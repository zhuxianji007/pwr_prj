==> flow/design.v <==
package com_pkg;
    typedef struct packed{
        logic                    efuse_done                 ;
        logic                    adc2_en                    ;
        logic                    adc1_en                    ;
        logic                    fsiso_en                   ;
        logic                    bist_en                    ;
        logic                    cfg_en                     ;
        logic                    normal_en                  ;
        logic                    reset_en                   ;
    } str_reg_mode;
    typedef struct packed{
        logic                   rtmon                       ;
        logic                   comerr_mode                 ;
        logic [3:       0]      comerr_config               ;
        logic [1:       0]      wdgintb_config              ;
    } str_reg_com_config1;
    typedef struct packed{
        logic [1:       0]      hv_wdgtmo_config            ;
        logic [1:       0]      lv_wdgtmo_config            ;
        logic [1:       0]      wdgrefresh_config           ;
        logic [1:       0]      wdgcrc_config               ;
    } str_reg_com_config2;
    typedef struct packed{
        logic                   bist_fail                   ;
        logic                   rsv                         ;
        logic                   pwm_mmerr                   ;
        logic                   pwm_dterr                   ;
        logic                   wdg_err                     ;
        logic                   com_err                     ;
        logic                   crc_err                     ;
        logic                   spi_err                     ;
    } str_reg_status1;
    typedef struct packed{
        logic                   bist_failm                  ;
        logic                   rsv                         ;
        logic                   pwm_mmerrm                  ;
        logic                   pwm_dterrm                  ;
        logic                   wdg_errm                    ;
        logic                   com_errm                    ;
        logic                   crc_errm                    ;
        logic                   spi_errm                    ;
    } str_reg_mask1;
    typedef struct packed{
        logic                   hv_scp_flt                  ;
        logic                   hv_desat_flt                ;
        logic                   hv_oc                       ;
        logic                   hv_ot                       ;
        logic                   hv_vcc_ov                   ;
        logic                   hv_vcc_uv                   ;
        logic                   lv_vsup_ov                  ;
        logic                   lv_vsup_uv                  ;
    } str_reg_status2;
    typedef struct packed{
        logic                   hv_scp_fltm                 ;
        logic                   hv_desat_fltm               ;
        logic                   hv_ocm                      ;
        logic                   hv_otm                      ;
        logic                   hv_vcc_ovm                  ;
        logic                   hv_vcc_uvm                  ;
        logic                   lv_vsup_ovm                 ;
        logic                   lv_vsup_uvm                 ;
    } str_reg_mask2;
    typedef struct packed{
        logic                   vrtmon                      ;
        logic                   io_fsifo                    ;
        logic                   io_pwma                     ;
        logic                   io_pwm                      ;
        logic                   io_fsstate                  ;
        logic                   io_fsenb                    ;
        logic                   io_intb_lv                  ;
        logic                   io_intb_hv                  ;
    } str_reg_status3;
    typedef struct packed{
        logic [3:       0]      hv_state                    ;
        logic [3:       0]      lv_state                    ;        
    } str_reg_status4;
    typedef struct packed{
        logic                   efuse_mode                  ;
        logic [6:       0]      efuse_bit_addr              ;        
    } str_reg_efuse_config;
    typedef struct packed{
        logic [7:       4]      rsv                         ;
        logic [3:       3]      spi_read_efuse_en           ;
        logic [2:       2]      efuse_wr                    ;
        logic [1:       1]      efuse_rd                    ;
        logic [0:       0]      efuse_op_done               ;         
    } str_reg_efuse_status;
    typedef struct packed{
        logic [7:       6]      rsv                         ;
        logic [5:       0]      bgr_trim                    ;
    } str_reg_iso_bgr_trim;
    typedef struct packed{
        logic [7:       5]      rsv                         ;
        logic [4:       0]      corner                      ;
    } str_reg_iso_con_ibias_trim;
    typedef struct packed{
        logic [7:       5]      rsv                         ;
        logic [4:       0]      osc48m_trim                 ;
    } str_reg_iso_osc48m_trim;
    typedef struct packed{
        logic [7:       0]      iso_oscb_freq_adj           ;
    } str_reg_iso_oscb_freq_adj;
    typedef struct packed{
        logic                   efuse_vld                   ;
        logic [6:       0]      rsv                         ;
    } str_reg_iso_reserved_reg;
    typedef struct packed{
        logic [7:       6]      rsv                         ;
        logic [5:       3]      amp_ibias8u                 ;
        logic [2:       0]      amp_ibias8u_ptat            ;
    } str_reg_iso_amp_ibias;
    typedef struct packed{
        logic [7:       5]      rsv                         ;
        logic [4:       3]      demo_pulse                  ;
        logic [2:       0]      demo_vth                    ;
    } str_reg_iso_demo_trim;
    typedef struct packed{
        logic [7:       0]      rsv                         ;
    } str_reg_iso_test_sw;
    typedef struct packed{
        logic [7:       3]      rsv                         ;
        logic [2:       0]      iso_tx_jit_adj              ;
    } str_reg_iso_osc_jit;
    typedef struct packed{
        logic [7:       4]      tdt                         ;
        logic [3:       0]      vge_mon_dly                 ;
    } str_reg_config0_t_deat_time;
endpackage
module crc8_serial #(
    parameter END_OF_LIST          = 1
)( 
    input  logic                i_vld                   ,
    input  logic                i_data                  ,
    input  logic                i_new_calc              ,
    output logic [7:         0] o_vld_crc               ,
    input  logic                i_clk	                ,
    input  logic                i_rst_n
 );
logic [7:       0] crc_out ;
logic [7:       0] crc_old ;
assign crc_old  = (i_vld & i_new_calc) ? 8'hff : crc_out;
always_ff@(posedge i_clk or negedge i_rst_n) begin
    if(~i_rst_n) begin
	    crc_out <= 8'hff;
    end
    else begin
        crc_out <= i_vld ? crc8_new(crc_old, i_data) : crc_out; 
    end
end
assign o_vld_crc = crc_out;
 function [7:0] crc8_new; 
    input [7:0] crc8_old; 
    input       data    ; 
    begin
        crc8_new[0] = crc8_old[7] ^ data                ;
        crc8_new[1] = crc8_old[0] ^ crc8_old[7] ^ data  ;
        crc8_new[2] = crc8_old[1] ^ crc8_old[7] ^ data  ;
        crc8_new[3] = crc8_old[2] ^ crc8_old[7] ^ data  ;
        crc8_new[4] = crc8_old[3]                       ;
        crc8_new[5] = crc8_old[4] ^ crc8_old[7] ^ data  ;
        crc8_new[6] = crc8_old[5]                       ;
        crc8_new[7] = crc8_old[6]                       ;
    end
endfunction
endmodule
== Reports on crc8_serial ==
The steps from the RTL of crc8_serial to its reports follow in flow order.
Lines are those of the file above, counted from 1.
Not given: n/a

* Design top: crc8_serial
* Clock port: i_clk
* Cell library: sky130hd
* Corner: tt_025C_1v80

== After elaboration ==
Counts by Yosys on the flattened word-level netlist (proc, flatten, opt, wreduce; memories kept). Register bits leave out memories and registers merged into their read ports (data or address); mux counts leave out enables and synchronous resets folded into registers. Print and check cells are left out. Cells with the same type and inputs are merged into one.

* Word-level cells: 12
* Register bits after elaboration: 8
* Output and inout bits: 8
* Input port bits: 5

* Bitwise gates (word level): 10
* Muxes and demuxes: 1

{| class="wikitable"
|+ Operators with widths
! operator !! count
|-
| 1-bit XOR || 9
|-
| 8-bit 2-to-1 mux || 1
|-
| 1-bit AND || 1
|}

== Depth ==
Longest topological path by Yosys (ltp), each cell counted once; first at word level (registers and memories cut), then after technology mapping (sequential cells cut; the memories' decode and read muxes count).

* Depth after elaboration: 4
* ABC_AREA: 0
* Mapped depth: 4
* Mapped depth without buffers: 3

== After synthesis ==
The flow's flattened synthesis, as Yosys stat reports it; memories are mapped. The netlist is that of the ABC_AREA named above (0 if unset); the other value can give another one.
Totals and module areas in this step are rounded.

* Flip-flops: 8
* Sequential part of the area: 210.2 µm²
* Buffers: 2
* Cells in the netlist: 37
* Cell area after synthesis: 435.4 µm²

{| class="wikitable"
|+ Cells by type
! type !! count !! area in all (µm²)
|-
| sky130_fd_sc_hd__dfstp_2 || 8 || 210.202
|-
| sky130_fd_sc_hd__xnor2_1 || 5 || 43.792
|-
| sky130_fd_sc_hd__mux2i_1 || 4 || 40.038
|-
| sky130_fd_sc_hd__a21oi_1 || 4 || 20.019
|-
| sky130_fd_sc_hd__nor3b_4 || 1 || 18.768
|-
| sky130_fd_sc_hd__o22a_1 || 2 || 17.517
|-
| sky130_fd_sc_hd__mux2_4 || 1 || 15.014
|-
| sky130_fd_sc_hd__nand2_1 || 4 || 15.014
|-
| sky130_fd_sc_hd__buf_6 || 1 || 11.261
|-
| sky130_fd_sc_hd__o22a_2 || 1 || 10.01
|-
| sky130_fd_sc_hd__and2_1 || 1 || 6.256
|-
| sky130_fd_sc_hd__and3_1 || 1 || 6.256
|-
| sky130_fd_sc_hd__nand2b_1 || 1 || 6.256
|-
| sky130_fd_sc_hd__nor2_2 || 1 || 6.256
|-
| sky130_fd_sc_hd__clkbuf_2 || 1 || 5.005
|-
| sky130_fd_sc_hd__inv_1 || 1 || 3.754
|}

== Path before layout ==
OpenSTA on the mapped netlist: ideal clock, no wires. The path of least setup slack (recovery checks aside). Input and output delay are each 20% of the period. Register names are those of the netlist, which keeps one name where synthesis merged equal registers.

* Path kind: reg2reg
* Start: register crc_out[7]
* End: register crc_out[0]
* Period: 2.24 ns
* Driving pins on the path: 5
* Arrival: 1.054 ns
* Library setup time: 0.082 ns
* Buffers on the path: 1
* Time at the first pin: 0.000 ns
* Delay of the path: 1.136 ns
* Required time: 2.158 ns
* Path slack: 1.104 ns
* Period reached after synthesis: 1.136 ns

"delay of the path" = arrival - input delay + setup time.
"driving pins on the path" counts driving pins, that of a launching flip-flop among them; a cell with two outputs on the path counts twice.
"period reached after synthesis" = period - worst setup slack (recovery checks aside). The figure is calculated, with input and output delays left at 20% of the set period.
The rows between start and end are the longest chain of elaborated cells between them; the timing report does not say that the signal goes this way. Where chains are equally long, one stands for them.
A line is the first line of the expression or statement that the cell stems from. Yosys adds cells for indexed reads and writes and turns some case tables into memories.

* Cell sequence: sky130_fd_sc_hd__dfstp_2 -> sky130_fd_sc_hd__buf_6 -> sky130_fd_sc_hd__nor2_2 -> sky130_fd_sc_hd__xnor2_1 -> sky130_fd_sc_hd__mux2_4
* Length of the longest elaborated chain: 2
* Elaborated cells between the ends (all ways): 2
* Source lines of those cells: 2
* Classes of those cells: mux (1); logic (1)

{| class="wikitable"
|+ Ends and longest elaborated chain, post-synthesis
! element !! RTL line !! text
|-
| start: declaration || 140 || <nowiki>logic [7:       0] crc_out ;</nowiki>
|-
| start: assignment || 145 || <nowiki>crc_out <= 8'hff;</nowiki>
|-
| start: assignment || 148 || <nowiki>crc_out <= i_vld ? crc8_new(crc_old, i_data) : crc_out;</nowiki>
|-
| 8-bit 2-to-1 mux || 142 || <nowiki>assign crc_old  = (i_vld & i_new_calc) ? 8'hff : crc_out;</nowiki>
|-
| 1-bit XOR || 156 || <nowiki>crc8_new[0] = crc8_old[7] ^ data                ;</nowiki>
|-
| end: assignment || 145 ||
|-
| end: assignment || 148 ||
|-
| end: declaration || 140 ||
|}

== Path in the finished layout ==
Path of least setup slack in the final report of run A (OpenROAD, finished layout, wires in). Where an end is a register, its clock arrival counts in the times.

* Path kind: reg2reg
* Start: register crc_out[7]
* End: register crc_out[5]
* Time at the first pin: 0.25 ns
* Library setup time: 0.07 ns
* Path slack: 0.05 ns
* Arrival: 1.35 ns
* Driving pins on the path: 5
* Buffers on the path: 1
* Required time: 1.39 ns
* Period: 1.22 ns

The rows between start and end are the longest chain of elaborated cells between them; the timing report does not say that the signal goes this way. Where chains are equally long, one stands for them.

* Cell sequence: sky130_fd_sc_hd__dfstp_2 -> sky130_fd_sc_hd__buf_6 -> sky130_fd_sc_hd__xnor2_1 -> sky130_fd_sc_hd__mux2i_1 -> sky130_fd_sc_hd__nand2_1
* Length of the longest elaborated chain: 3
* Elaborated cells between the ends (all ways): 3
* Source lines of those cells: 2
* Classes of those cells: mux (1); logic (2)

{| class="wikitable"
|+ Ends and longest elaborated chain, after layout
! element !! RTL line !! text
|-
| start: declaration || 140 || <nowiki>logic [7:       0] crc_out ;</nowiki>
|-
| start: assignment || 145 || <nowiki>crc_out <= 8'hff;</nowiki>
|-
| start: assignment || 148 || <nowiki>crc_out <= i_vld ? crc8_new(crc_old, i_data) : crc_out;</nowiki>
|-
| 8-bit 2-to-1 mux || 142 || <nowiki>assign crc_old  = (i_vld & i_new_calc) ? 8'hff : crc_out;</nowiki>
|-
| 1-bit XOR x2 || 161 || <nowiki>crc8_new[5] = crc8_old[4] ^ crc8_old[7] ^ data  ;</nowiki>
|-
| end: assignment || 145 ||
|-
| end: assignment || 148 ||
|-
| end: declaration || 140 ||
|}

Wiki page: crc8_serial / flow data

Measured data: module crc8_serial, platform sky130hd, 2 stored runs of the flow under differing settings, order arbitrary. Input and output delays are each 20% of the period that was set; the output load is 0.01 pF.
"period achieved" means the clock period less the worst setup slack. The figure is calculated, with input and output delays left at 20% of the set period.
"critical setup path time" is the time allowed to the run's worst setup path (the clock period less input and output delay, where it has them) less its slack. Clock arrival times count: a late capture clock shortens it, a late launch clock lengthens it.
"total design power" rests on the timing tool's default activity at the inputs, not on a simulated workload.
Measured values are rounded.

=== Run A ===
{| class="wikitable"
! Setting !! Value
|-
| period_ns || 1.22
|-
| CAP_MARGIN || 20
|-
| CORE_MARGIN || 2
|-
| CORE_UTILIZATION || 40
|-
| SLEW_MARGIN || 20
|-
! Result !! Value
|-
| Period achieved || 1.171 ns
|-
| Die footprint || 1369 µm²
|-
| Chip area after synthesis (Yosys) || 435.4 µm²
|-
| Total design power || 0.8788 mW
|-
| Setup TNS || 0.000 ns
|-
| Utilization after routing || 0.631
|-
| Standard-cell area of the final layout || 616.8 µm²
|-
| Smallest setup slack || 0.049 ns
|-
| Critical setup path time || 1.17 ns
|-
| Critical path type || reg2reg
|}

=== Run B ===
{| class="wikitable"
! Setting !! Value
|-
| period_ns || 1.58
|-
| CORE_UTILIZATION || 62
|-
| SETUP_SLACK_MARGIN || -0.12
|-
| PLACE_DENSITY_LB_ADDON || 0.1
|-
| CORE_ASPECT_RATIO || 0.54
|-
| ABC_AREA || 0
|-
| GPL_ROUTABILITY_DRIVEN || 0
|-
| CAP_MARGIN || 20
|-
| MAX_ROUTING_LAYER || met4
|-
| CORE_MARGIN || 2
|-
| SLEW_MARGIN || 20
|}
Not finished: floorplanning ended with error PDN-0185.
