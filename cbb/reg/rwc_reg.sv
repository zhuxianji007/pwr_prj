==> flow/design.v <==
package com_pkg;
    typedef struct packed{
        logic                    efuse_done                 ;
        logic                    adc2_en                    ;
        logic                    adc1_en                    ;
        logic                    fsiso_en                   ;
        logic                    bist_en                    ;
        logic                    cfg_en                     ;
        logic                    normal_en                  ;
        logic                    reset_en                   ;
    } str_reg_mode;
    typedef struct packed{
        logic                   rtmon                       ;
        logic                   comerr_mode                 ;
        logic [3:       0]      comerr_config               ;
        logic [1:       0]      wdgintb_config              ;
    } str_reg_com_config1;
    typedef struct packed{
        logic [1:       0]      hv_wdgtmo_config            ;
        logic [1:       0]      lv_wdgtmo_config            ;
        logic [1:       0]      wdgrefresh_config           ;
        logic [1:       0]      wdgcrc_config               ;
    } str_reg_com_config2;
    typedef struct packed{
        logic                   bist_fail                   ;
        logic                   rsv                         ;
        logic                   pwm_mmerr                   ;
        logic                   pwm_dterr                   ;
        logic                   wdg_err                     ;
        logic                   com_err                     ;
        logic                   crc_err                     ;
        logic                   spi_err                     ;
    } str_reg_status1;
    typedef struct packed{
        logic                   bist_failm                  ;
        logic                   rsv                         ;
        logic                   pwm_mmerrm                  ;
        logic                   pwm_dterrm                  ;
        logic                   wdg_errm                    ;
        logic                   com_errm                    ;
        logic                   crc_errm                    ;
        logic                   spi_errm                    ;
    } str_reg_mask1;
    typedef struct packed{
        logic                   hv_scp_flt                  ;
        logic                   hv_desat_flt                ;
        logic                   hv_oc                       ;
        logic                   hv_ot                       ;
        logic                   hv_vcc_ov                   ;
        logic                   hv_vcc_uv                   ;
        logic                   lv_vsup_ov                  ;
        logic                   lv_vsup_uv                  ;
    } str_reg_status2;
    typedef struct packed{
        logic                   hv_scp_fltm                 ;
        logic                   hv_desat_fltm               ;
        logic                   hv_ocm                      ;
        logic                   hv_otm                      ;
        logic                   hv_vcc_ovm                  ;
        logic                   hv_vcc_uvm                  ;
        logic                   lv_vsup_ovm                 ;
        logic                   lv_vsup_uvm                 ;
    } str_reg_mask2;
    typedef struct packed{
        logic                   vrtmon                      ;
        logic                   io_fsifo                    ;
        logic                   io_pwma                     ;
        logic                   io_pwm                      ;
        logic                   io_fsstate                  ;
        logic                   io_fsenb                    ;
        logic                   io_intb_lv                  ;
        logic                   io_intb_hv                  ;
    } str_reg_status3;
    typedef struct packed{
        logic [3:       0]      hv_state                    ;
        logic [3:       0]      lv_state                    ;        
    } str_reg_status4;
    typedef struct packed{
        logic                   efuse_mode                  ;
        logic [6:       0]      efuse_bit_addr              ;        
    } str_reg_efuse_config;
    typedef struct packed{
        logic [7:       4]      rsv                         ;
        logic [3:       3]      spi_read_efuse_en           ;
        logic [2:       2]      efuse_wr                    ;
        logic [1:       1]      efuse_rd                    ;
        logic [0:       0]      efuse_op_done               ;         
    } str_reg_efuse_status;
    typedef struct packed{
        logic [7:       6]      rsv                         ;
        logic [5:       0]      bgr_trim                    ;
    } str_reg_iso_bgr_trim;
    typedef struct packed{
        logic [7:       5]      rsv                         ;
        logic [4:       0]      corner                      ;
    } str_reg_iso_con_ibias_trim;
    typedef struct packed{
        logic [7:       5]      rsv                         ;
        logic [4:       0]      osc48m_trim                 ;
    } str_reg_iso_osc48m_trim;
    typedef struct packed{
        logic [7:       0]      iso_oscb_freq_adj           ;
    } str_reg_iso_oscb_freq_adj;
    typedef struct packed{
        logic                   efuse_vld                   ;
        logic [6:       0]      rsv                         ;
    } str_reg_iso_reserved_reg;
    typedef struct packed{
        logic [7:       6]      rsv                         ;
        logic [5:       3]      amp_ibias8u                 ;
        logic [2:       0]      amp_ibias8u_ptat            ;
    } str_reg_iso_amp_ibias;
    typedef struct packed{
        logic [7:       5]      rsv                         ;
        logic [4:       3]      demo_pulse                  ;
        logic [2:       0]      demo_vth                    ;
    } str_reg_iso_demo_trim;
    typedef struct packed{
        logic [7:       0]      rsv                         ;
    } str_reg_iso_test_sw;
    typedef struct packed{
        logic [7:       3]      rsv                         ;
        logic [2:       0]      iso_tx_jit_adj              ;
    } str_reg_iso_osc_jit;
    typedef struct packed{
        logic [7:       4]      tdt                         ;
        logic [3:       0]      vge_mon_dly                 ;
    } str_reg_config0_t_deat_time;
endpackage
module rwc_reg #(
    parameter DW                   = 8          ,
    parameter AW                   = 8          ,
    parameter DEFAULT_VAL          = {DW{1'b0}} ,
    parameter REG_ADDR             = {AW{1'b0}} ,
    parameter SUPPORT_TEST_MODE_WR = 1'b1       ,
    parameter SUPPORT_TEST_MODE_RD = 1'b1       ,
    parameter SUPPORT_CFG_MODE_WR  = 1'b1       ,
    parameter SUPPORT_CFG_MODE_RD  = 1'b1       ,
    parameter SUPPORT_SPI_EN_WR    = 1'b1       ,
    parameter SUPPORT_SPI_EN_RD    = 1'b1       ,
    parameter SUPPORT_EFUSE_WR     = 1'b1       , 
    parameter END_OF_LIST          = 1
)( 
    input  logic           i_wen                ,
    input  logic           i_ren                ,
    input  logic           i_test_st_reg_en     ,
    input  logic           i_cfg_st_reg_en      ,
    input  logic           i_spi_ctrl_reg_en    ,
    input  logic           i_efuse_ctrl_reg_en  ,	
    input  logic [AW-1: 0] i_addr               ,
    input  logic [DW-1: 0] i_wdata              ,
    output logic [DW-1: 0] o_rdata              ,
    output logic [DW-1: 0] o_reg_data           ,
    input  logic [DW-1: 0] i_lgc_wen            ,
    input  logic [DW-1: 0] i_lgc_wdata          ,
    input  logic           i_clk                ,
    input  logic           i_rst_n
 );
logic           wen     ;
logic           ren     ;
logic           hit     ;
logic [DW-1: 0] reg_data;
assign hit = (i_addr==REG_ADDR);
assign wen = i_wen & hit & ((i_test_st_reg_en & SUPPORT_TEST_MODE_WR) | (i_cfg_st_reg_en & SUPPORT_CFG_MODE_WR) | (i_spi_ctrl_reg_en & SUPPORT_SPI_EN_WR) | (i_efuse_ctrl_reg_en & SUPPORT_EFUSE_WR));
assign ren = i_ren & hit & ((i_test_st_reg_en & SUPPORT_TEST_MODE_RD) | (i_cfg_st_reg_en & SUPPORT_CFG_MODE_RD) | (i_spi_ctrl_reg_en & SUPPORT_SPI_EN_RD));
generate
for(genvar i=0; i<DW; i=i+1) begin: REG_DATA_BLK
    always_ff@(posedge i_clk or negedge i_rst_n) begin
        if(~i_rst_n) begin
	        reg_data[i] <= DEFAULT_VAL[i];
	    end
  	    else begin
	        reg_data[i] <= (i_lgc_wen[i] & i_lgc_wdata[i]) ? 1'b1 : ((wen & i_wdata[i]) ? 1'b0 : reg_data[i]);
	    end
    end
end
endgenerate
assign o_reg_data = reg_data                   ;    
assign o_rdata    = ren ? reg_data : {DW{1'b0}}; 
endmodule
Step by step through the tools: rwc_reg. What the tools print for rwc_reg, step after step. Lines are those of the file above, counted from 1. Operators: Yosys type, input widths -> output width; for muxes data width and select width s. Cell names lack the library's common part. A cell with - has no value.

Design top: rwc_reg. Clock port: i_clk. Standard-cell library: sky130hd. Corner: tt_025C_1v80.

Elaborated design. Source: Yosys, flattened and elaborated, memories not mapped. Widths are those after wreduce. Registers that Yosys merges into a memory's read port (data or address) are not register bits. Print and check cells do not count. Equal cells are merged and count once.

The figure for register bits is 8. Bits of input ports: 40. The entry for output and inout bits reads 16. The figure for cells after elaboration is 57.

The entry for mux-type cells reads 17. For bitwise operators the number is 23. Under reductions and logical operators stands 9.

Operators by type and width (number): $and 1x1->1 (20); $reduce_bool 2->1 (8); $mux 1 (16); $logic_not 8->1 (1); $mux 8 (1); $or 1x1->1 (3).

Logic depth. Depth = most cells in a row (Yosys ltp): at word level without a register or memory, in the mapped netlist without a sequential cell, where the memories' decode and read muxes count.

The entry for depth after elaboration reads 7. The figure for ABC_AREA is 0. Gate-level depth with buffers: 4. The entry for depth with buffers taken out reads 3.

After synthesis. The flow's flattened synthesis, as Yosys stat reports it; memories are mapped. The netlist is that of the ABC_AREA named above (0 if unset); the other value can give another one. Totals and module areas in this step are rounded.

Cell types: dfrtp_1 (number 8, total area 200.192 um^2); a21oi_1 (number 16, total area 80.077 um^2); a31oi_1 (number 8, total area 50.048 um^2); and2_1 (number 8, total area 50.048 um^2); nand2_1 (number 8, total area 30.029 um^2); or4_4 (number 2, total area 22.522 um^2); nor3_4 (number 1, total area 16.266 um^2); nor2_4 (number 1, total area 11.261 um^2); clkbuf_1 (number 2, total area 7.507 um^2); o31ai_1 (number 1, total area 7.507 um^2); or4_1 (number 1, total area 7.507 um^2).

The figure for mapped cells is 56. Under mapped area stands 483 um^2. The entry for area of sequential cells reads 200 um^2. Under flip-flop cells stands 8. The figure for buffer cells is 2.

Timing after synthesis. Path of least setup slack by OpenSTA after synthesis, without wires, with an ideal clock, recovery checks aside; 20% of the period is set as input and as output delay. Where synthesis merged equal registers, the netlist keeps one of their names.

Path kind: input to output. Start point: input port i_addr[7]. End point: output port o_rdata[0]. The entry for clock period reads 2.48 ns. The entry for input delay reads 0.496 ns. Under external output delay stands 0.496 ns. For launch time at the first pin the number is 0.496 ns. The figure for arrival is 1.502 ns. The figure for required time is 1.984 ns. The entry for path slack reads 0.482 ns. The entry for path delay reads 1.006 ns. The entry for driving pins on the path reads 3. Path buffers: 0. Synthesis period reached: 1.998 ns.

"path delay" = arrival - input delay + setup time. At an output port there is no setup time. "driving pins on the path" counts driving pins, that of a launching flip-flop among them; a cell with two outputs on the path counts twice. "synthesis period reached" is the clock period less the worst setup slack; recovery checks do not enter. This is arithmetic on one report: input and output delays are still those of the set period (20% each). The rows between start and end are the longest chain of elaborated cells between them; the timing report does not say that the signal goes this way. Where chains are equally long, one stands for them. A line is the first line of the expression or statement that the cell stems from. Yosys adds cells for indexed reads and writes and turns some case tables into memories.

Cells stage by stage: or4_4 > nor3_4 > and2_1. For length of the longest elaborated chain the number is 4. Elaborated cells on any way between the ends: 4. The entry for RTL lines with such cells reads 3. Classes of those cells: 1 x mux; 2 x logic; 1 x reduce/logical.

Ends and longest elaborated chain, after synthesis: from (decl) (line 150) `input  logic [AW-1: 0] i_addr               ,`; $logic_not 8->1 (line 163) `assign hit = (i_addr==REG_ADDR);`; $and 1x1->1 x2 (line 165) `assign ren = i_ren & hit & ((i_test_st_reg_en & SUPPORT_TEST_MODE_RD) | (i_cfg_st_reg_en & SUPPORT_CFG_MODE_RD ...`; $mux 8 (line 179) `assign o_rdata    = ren ? reg_data : {DW{1'b0}};`; to (decl) (line 152) `output logic [DW-1: 0] o_rdata              ,`.

Path in the finished layout. From the final timing report of job 1: the path of least setup slack in the routed layout; clock arrival at registers is part of the times.

Path kind: input to output. Start point: input port i_addr[0]. End point: output port o_rdata[0]. The entry for clock period reads 1.44 ns. The entry for input delay reads 0.29 ns. Under external output delay stands 0.29 ns. For launch time at the first pin the number is 0.29 ns. The figure for arrival is 1.60 ns. The figure for required time is 1.15 ns. The entry for path slack reads -0.45 ns. The entry for driving pins on the path reads 6. Path buffers: 3.

The rows between start and end are the longest chain of elaborated cells between them; the timing report does not say that the signal goes this way. Where chains are equally long, one stands for them.

Cells stage by stage: buf_6 > or4_4 > nor3_4 > buf_6 > and2_4 > buf_6. For length of the longest elaborated chain the number is 4. Elaborated cells on any way between the ends: 4. The entry for RTL lines with such cells reads 3. Classes of those cells: 1 x mux; 2 x logic; 1 x reduce/logical.

Ends and longest elaborated chain, after layout: from (decl) (line 150) `input  logic [AW-1: 0] i_addr               ,`; $logic_not 8->1 (line 163) `assign hit = (i_addr==REG_ADDR);`; $and 1x1->1 x2 (line 165) `assign ren = i_ren & hit & ((i_test_st_reg_en & SUPPORT_TEST_MODE_RD) | (i_cfg_st_reg_en & SUPPORT_CFG_MODE_RD ...`; $mux 8 (line 179) `assign o_rdata    = ren ? reg_data : {DW{1'b0}};`; to (decl) (line 152) `output logic [DW-1: 0] o_rdata              ,`.

Stored flow runs of rwc_reg (2 of them; Yosys, OpenROAD, sky130hd). They differ in their settings and are not a sequence. Constraints: input delay and output delay 20% of the set period each, output load 0.01 pF. "time used up by the worst setup path" = time allowed to the worst setup path (clock period - input delay - output delay, where it has them) - its slack; a late launch clock adds to it, a late capture clock takes from it. "total design power" is the tool's figure for a default switching activity; nothing was simulated. The results are shown rounded.

Files of job 1:
==> flow/run.sh <==
#!/bin/bash
# the make line also repeats the synthesis and layout settings of config.mk as NAME=value (left out here)
make -C /OpenROAD-flow-scripts/flow DESIGN_CONFIG=/design/flow/config.mk WORK_HOME=/design/flow/orfs CLKGATE_MAP_FILE= finish
==> flow/config.mk <==
export PLATFORM = sky130hd
export DESIGN_NAME = rwc_reg
export DESIGN_NICKNAME = rwc_reg
export VERILOG_FILES = /design/flow/design.v
export SDC_FILE = /design/flow/constraint.sdc
export NUM_CORES = 4
export LEC_CHECK = 0
export CAP_MARGIN = 40
export CELL_PAD_IN_SITES_DETAIL_PLACEMENT = 0
export CORE_MARGIN = 2
export CORE_UTILIZATION = 34
export CTS_CLUSTER_DIAMETER = 355
export CTS_CLUSTER_SIZE = 89
export GPL_ROUTABILITY_DRIVEN = 1
export GPL_TIMING_DRIVEN = 0
export MIN_ROUTING_LAYER = met2
export PLACE_DENSITY_LB_ADDON = 0.27
export SLEW_MARGIN = 35
==> flow/constraint.sdc <==
create_clock -name core_clock -period 1.44 [get_ports {i_clk}]
set_input_delay 0.2880 -clock core_clock [delete_from_list [all_inputs] [get_ports {i_clk}]]
set_output_delay 0.2880 -clock core_clock [all_outputs]
set_load 0.01 [all_outputs]

Results of job 1. The time used up by the worst setup path stands at 1.31 ns. Class of the worst setup path: input to output. For the final setup TNS the run shows -3.47 ns. The standard-cell area after layout reads 1140 um^2. The measured worst setup slack after layout is -0.450 ns. The utilization of the finished layout comes to 86.2%. The total design power stands at 0.576 mW. The measured chip area after synthesis (Yosys) is 483 um^2. For the die area the run shows 1740 um^2.

Files of job 2:
==> flow/run.sh <==
#!/bin/bash
# the make line also repeats the synthesis and layout settings of config.mk as NAME=value (left out here)
make -C /OpenROAD-flow-scripts/flow DESIGN_CONFIG=/design/flow/config.mk WORK_HOME=/design/flow/orfs CLKGATE_MAP_FILE= finish
==> flow/config.mk <==
export PLATFORM = sky130hd
export DESIGN_NAME = rwc_reg
export DESIGN_NICKNAME = rwc_reg
export VERILOG_FILES = /design/flow/design.v
export SDC_FILE = /design/flow/constraint.sdc
export NUM_CORES = 4
export LEC_CHECK = 0
export CAP_MARGIN = 20
export CORE_MARGIN = 2
export CORE_UTILIZATION = 40
export SLEW_MARGIN = 20
==> flow/constraint.sdc <==
create_clock -name core_clock -period 1.28 [get_ports {i_clk}]
set_input_delay 0.2560 -clock core_clock [delete_from_list [all_inputs] [get_ports {i_clk}]]
set_output_delay 0.2560 -clock core_clock [all_outputs]
set_load 0.01 [all_outputs]

Outcome of job 2: unfinished; error GPL-0301 in placement.
